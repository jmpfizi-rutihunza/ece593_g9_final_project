==> flow/design.v <==
module generator #(
  parameter int CORE_ID = 0,
  parameter int AW      = 11,   
  parameter int DW      = 8
)(
  input  logic          clk,
  input  logic          rst_n,
  output logic          req,
  output logic          we,
  output logic [AW-1:0] addr,
  output logic [DW-1:0] wdata,
  input  logic          gnt,
  input  logic          rvalid,
  input  logic [DW-1:0] rdata,
  output logic          done,
  output logic          pass
);
  logic [AW-1:0] my_addr;
  logic [DW-1:0] my_data;
  assign my_addr = 11'h040 + logic'(CORE_ID);
  assign my_data = 8'hA0    + logic'(CORE_ID);
  typedef enum logic [2:0] {
    IDLE,
    WRITE_REQ,
    WRITE_WAIT,
    READ_REQ,
    READ_WAIT,
    DONE
  } state_t;
  state_t state, next_state;
  logic [DW-1:0] read_back;
  always_comb begin
    req  = 1'b0;
    we   = 1'b0;
    addr = my_addr;
    wdata= my_data;
    done = 1'b0;
    pass = 1'b0;
    next_state = state;
    case (state)
      IDLE: next_state = WRITE_REQ;
      WRITE_REQ: begin
        req = 1'b1; we = 1'b1;
        next_state = WRITE_WAIT;
      end
      WRITE_WAIT: begin
        req = 1'b1; we = 1'b1;
        if (gnt) next_state = READ_REQ;
      end
      READ_REQ: begin
        req = 1'b1; we = 1'b0;
        next_state = READ_WAIT;
      end
      READ_WAIT: begin
        req = 1'b1; we = 1'b0;
        if (gnt && rvalid) next_state = DONE;
      end
      DONE: begin
        done = 1'b1;
        pass = (read_back == my_data);
        next_state = DONE;
      end
      default: next_state = IDLE;
    endcase
  end
  always_ff @(posedge clk or negedge rst_n) begin
    if (!rst_n) begin
      state <= IDLE;
      read_back <= '0;
    end else begin
      state <= next_state;
      if (rvalid) read_back <= rdata;
    end
  end
endmodule
== Tool chain data of generator ==
What the tools print for generator, step after step.
Lines are those of the file above, counted from 1.
Operators carry their Yosys type and port widths (W data, S select, Z words).
Library cell names are shortened.
A cell with -- has no value.

* Top: generator
* Clock input: clk
* Library: sky130hd
* Corner: tt_025C_1v80

== After elaboration ==
Source: Yosys, flattened and elaborated, memories not mapped. Widths are those after wreduce. Registers that Yosys merges into a memory's read port (data or address) are not register bits. Print and check cells do not count. Equal cells are merged and count once.

* Register bits after elaboration: 11
* Bits of input ports: 12
* Output and inout port bits: 23
* Elaborated cells: 22

* Equality and inequality tests: 8
* Mux-type cells: 7
* Reductions and logical operators: 5

{| class="wikitable"
|+ Operators by type and width
! cell !! count
|-
| $pmux W3 S6 || 1
|-
| $eq A8 B8 Y1 const B || 1
|-
| $eq A3 B2 Y1 const B || 2
|-
| $eq A3 B3 Y1 const B || 2
|-
| $mux W3 || 2
|-
| $ne A2 B2 Y1 const B || 2
|-
| $reduce_or A4 Y1 || 1
|-
| $mux W1 || 4
|-
| $eq A3 B1 Y1 const B || 1
|-
| $logic_not A3 Y1 || 1
|-
| $reduce_and A2 Y1 || 1
|-
| $reduce_or A2 Y1 || 1
|-
| $logic_and A1 B1 Y1 || 1
|}

== Logic depth ==
Yosys ltp: most cells in a row. Word level: on the elaborated netlist, between registers, memories and ports. Mapped: between sequential cells and ports; inverters and the memories' decode and read muxes count.

* Depth after elaboration: 3
* ABC_AREA: 0
* Gate-level depth with buffers: 3
* Depth with buffers taken out: 2

== Netlist ==
Yosys stat after the flow's synthesis: flattened, memories mapped to cells. It holds for the ABC_AREA given above (unset counts as 0); a run with the other value may have another netlist.

{| class="wikitable"
|+ Cell types
! cell !! count !! area in all (um2)
|-
| dfrtp_1 || 13 || 325.312
|-
| buf_4 || 19 || 142.637
|-
| mux2_1 || 8 || 90.086
|-
| dfstp_2 || 1 || 26.275
|-
| a21o_1 || 2 || 15.014
|-
| nor4bb_1 || 1 || 10.01
|-
| a31o_1 || 1 || 8.758
|-
| and4_1 || 1 || 8.758
|-
| conb_1 || 2 || 7.507
|-
| nor2_1 || 2 || 7.507
|-
| and2_1 || 1 || 6.256
|-
| or2_1 || 1 || 6.256
|-
| or3_1 || 1 || 6.256
|-
| buf_2 || 1 || 5.005
|-
| inv_1 || 1 || 3.754
|-
| nand2_1 || 1 || 3.754
|}

* Cell count: 56
* Synthesis area: 0.0006731 mm2
* Sequential part of the area: 0.0003516 mm2
* Mapped flip-flops: 14
* Buffers: 20

== Path before layout ==
OpenSTA on the mapped netlist: ideal clock, no wires. The path of least setup slack (recovery checks aside). Input and output delay are each 20% of the period. Register names are those of the netlist, which keeps one name where synthesis merged equal registers.

* Path kind: reg2out
* From: register state
* To: output req
* Clock period: 2.12 ns
* External output delay: 0.424 ns
* Launch time at the first pin: 0.000 ns
* Arrival time: 0.989 ns
* Data required time: 1.696 ns
* Slack: 0.707 ns
* Delay of the path: 0.989 ns
* Stages: 3
* Buffers on the path: 0
* Period reached after synthesis: 1.413 ns

"delay of the path" = arrival - input delay + setup time.
At an output port there is no setup time.
"stages": output pins that drive a net of the path, with the launching flip-flop's if there is one; two outputs of one cell count as two.
"period reached after synthesis" = period - worst setup slack (recovery checks aside). The figure is calculated, with input and output delays left at 20% of the set period.
An end named without its bit number is one bit of that signal or, where synthesis recoded a state register, one of its new flip-flops.

* Cell sequence: dfrtp_1 -> or2_1 -> or3_1

{| class="wikitable"
|+ RTL lines, path post-synthesis
! element !! line !! text
|-
| start: declaration || 30 || <nowiki>state_t state, next_state;</nowiki>
|-
| start: assignment || 68 || <nowiki>state <= IDLE;</nowiki>
|-
| start: assignment || 71 || <nowiki>state <= next_state;</nowiki>
|-
| end: declaration || 8 || <nowiki>output logic          req,</nowiki>
|}

No chain of elaborated cells between the ends is given.
Nets of the timed path that keep an RTL name, with a line that drives or declares them; the list need not be complete.

{| class="wikitable"
|+ Named nets, post-synthesis
! net !! line !! text
|-
| we || 40 || <nowiki>case (state)</nowiki>
|}

== Timing after layout ==
From the final timing report of job 1: the path of least setup slack in the routed layout; clock arrival at registers is part of the times.

* Path kind: reg2out
* From: register state
* To: output req
* Clock period: 1.43 ns
* External output delay: 0.29 ns
* Launch time at the first pin: 0.27 ns
* Arrival time: 1.33 ns
* Data required time: 1.14 ns
* Slack: -0.19 ns
* Stages: 4
* Buffers on the path: 1

An end named without its bit number is one bit of that signal or, where synthesis recoded a state register, one of its new flip-flops.
Between the ends stands the longest chain of elaborated cells between them, by number of cells; it is not shown to be the way that was timed. Of several equally long chains one is given.
Each line given opens the expression or statement behind the cell; cells for indexed reads and writes are added by Yosys, which also makes memories of some case tables.

* Cell sequence: dfrtp_1 -> or2_1 -> or3_1 -> buf_2
* Length of the longest elaborated chain: 3
* Elaborated cells on any way between the ends: 6
* RTL lines with such cells: 1
* Those cells by class: eq/ne (4); mux (1); reduce/logical (1)

{| class="wikitable"
|+ RTL lines, path after layout
! element !! line !! text
|-
| start: declaration || 30 || <nowiki>state_t state, next_state;</nowiki>
|-
| start: assignment || 68 || <nowiki>state <= IDLE;</nowiki>
|-
| start: assignment || 71 || <nowiki>state <= next_state;</nowiki>
|-
| $eq A3 B3 Y1 || 40 || <nowiki>case (state)</nowiki>
|-
| $reduce_or A4 Y1 || -- ||
|-
| $mux W1 || 40 ||
|-
| end: declaration || 8 || <nowiki>output logic          req,</nowiki>
|}

# Flow runs of generator

Design generator on sky130hd. What follows are 2 stored runs of the flow, each under its own settings; their order means nothing. The constraints put input and output delay at 20% of the set period each and load the outputs with 0.01 pF.
"reached clock period" is the run's clock period less its worst setup slack. It is reckoned from that one timing run; input and output delays stay at 20% of the period that was set.
"time used up by the worst setup path" means the part of the period allowed to the worst setup path (the constraints hold back 20% at inputs and 20% at outputs) less its slack; where the path has registers, the arrival times of their clocks count too.
"total power of the final layout": no workload was simulated; the value follows from the tool's default switching activity.

=== Job 1 ===
{| class="wikitable"
! Setting !! Value
|-
| period_ns || 1.43
|-
| SETUP_SLACK_MARGIN || 0.13
|-
| CAP_MARGIN || 20
|-
| CORE_MARGIN || 2
|-
| CORE_UTILIZATION || 40
|-
| SLEW_MARGIN || 20
|-
! Result !! Value
|-
| Mapped cell area after synthesis || 0.0006731 mm2
|-
| Die size || 0.0020268 mm2
|-
| Standard-cell area after routing || 0.0008333 mm2
|-
| Utilization of the finished layout || 0.541
|-
| Worst setup slack after layout || -0.188 ns
|-
| Final setup TNS || -0.299 ns
|-
| Total power of the final layout || 0.8448 mW
|-
| Reached clock period || 1.618 ns
|-
| Time used up by the worst setup path || 1.33 ns
|-
| Critical path type || reg2out
|}

=== Job 2 ===
{| class="wikitable"
! Setting !! Value
|-
| period_ns || 1.16
|-
| CORE_UTILIZATION || 40
|-
| SETUP_SLACK_MARGIN || 0.08
|-
| PLACE_DENSITY_LB_ADDON || 0.23
|-
| CELL_PAD_IN_SITES_DETAIL_PLACEMENT || 0
|-
| ABC_AREA || 1
|-
| CAP_MARGIN || 15
|-
| MIN_ROUTING_LAYER || met2
|-
| MAX_ROUTING_LAYER || met5
|-
| CORE_MARGIN || 2
|-
| SLEW_MARGIN || 20
|-
! Result !! Value
|-
| Mapped cell area after synthesis || 0.0006957 mm2
|-
| Die size || 0.0020889 mm2
|-
| Standard-cell area after routing || 0.0008345 mm2
|-
| Utilization of the finished layout || 0.494
|-
| Worst setup slack after layout || -0.137 ns
|-
| Final setup TNS || -0.163 ns
|-
| Total power of the final layout || 0.9788 mW
|-
| Reached clock period || 1.297 ns
|-
| Time used up by the worst setup path || 1.06 ns
|-
| Critical path type || reg2out
|}
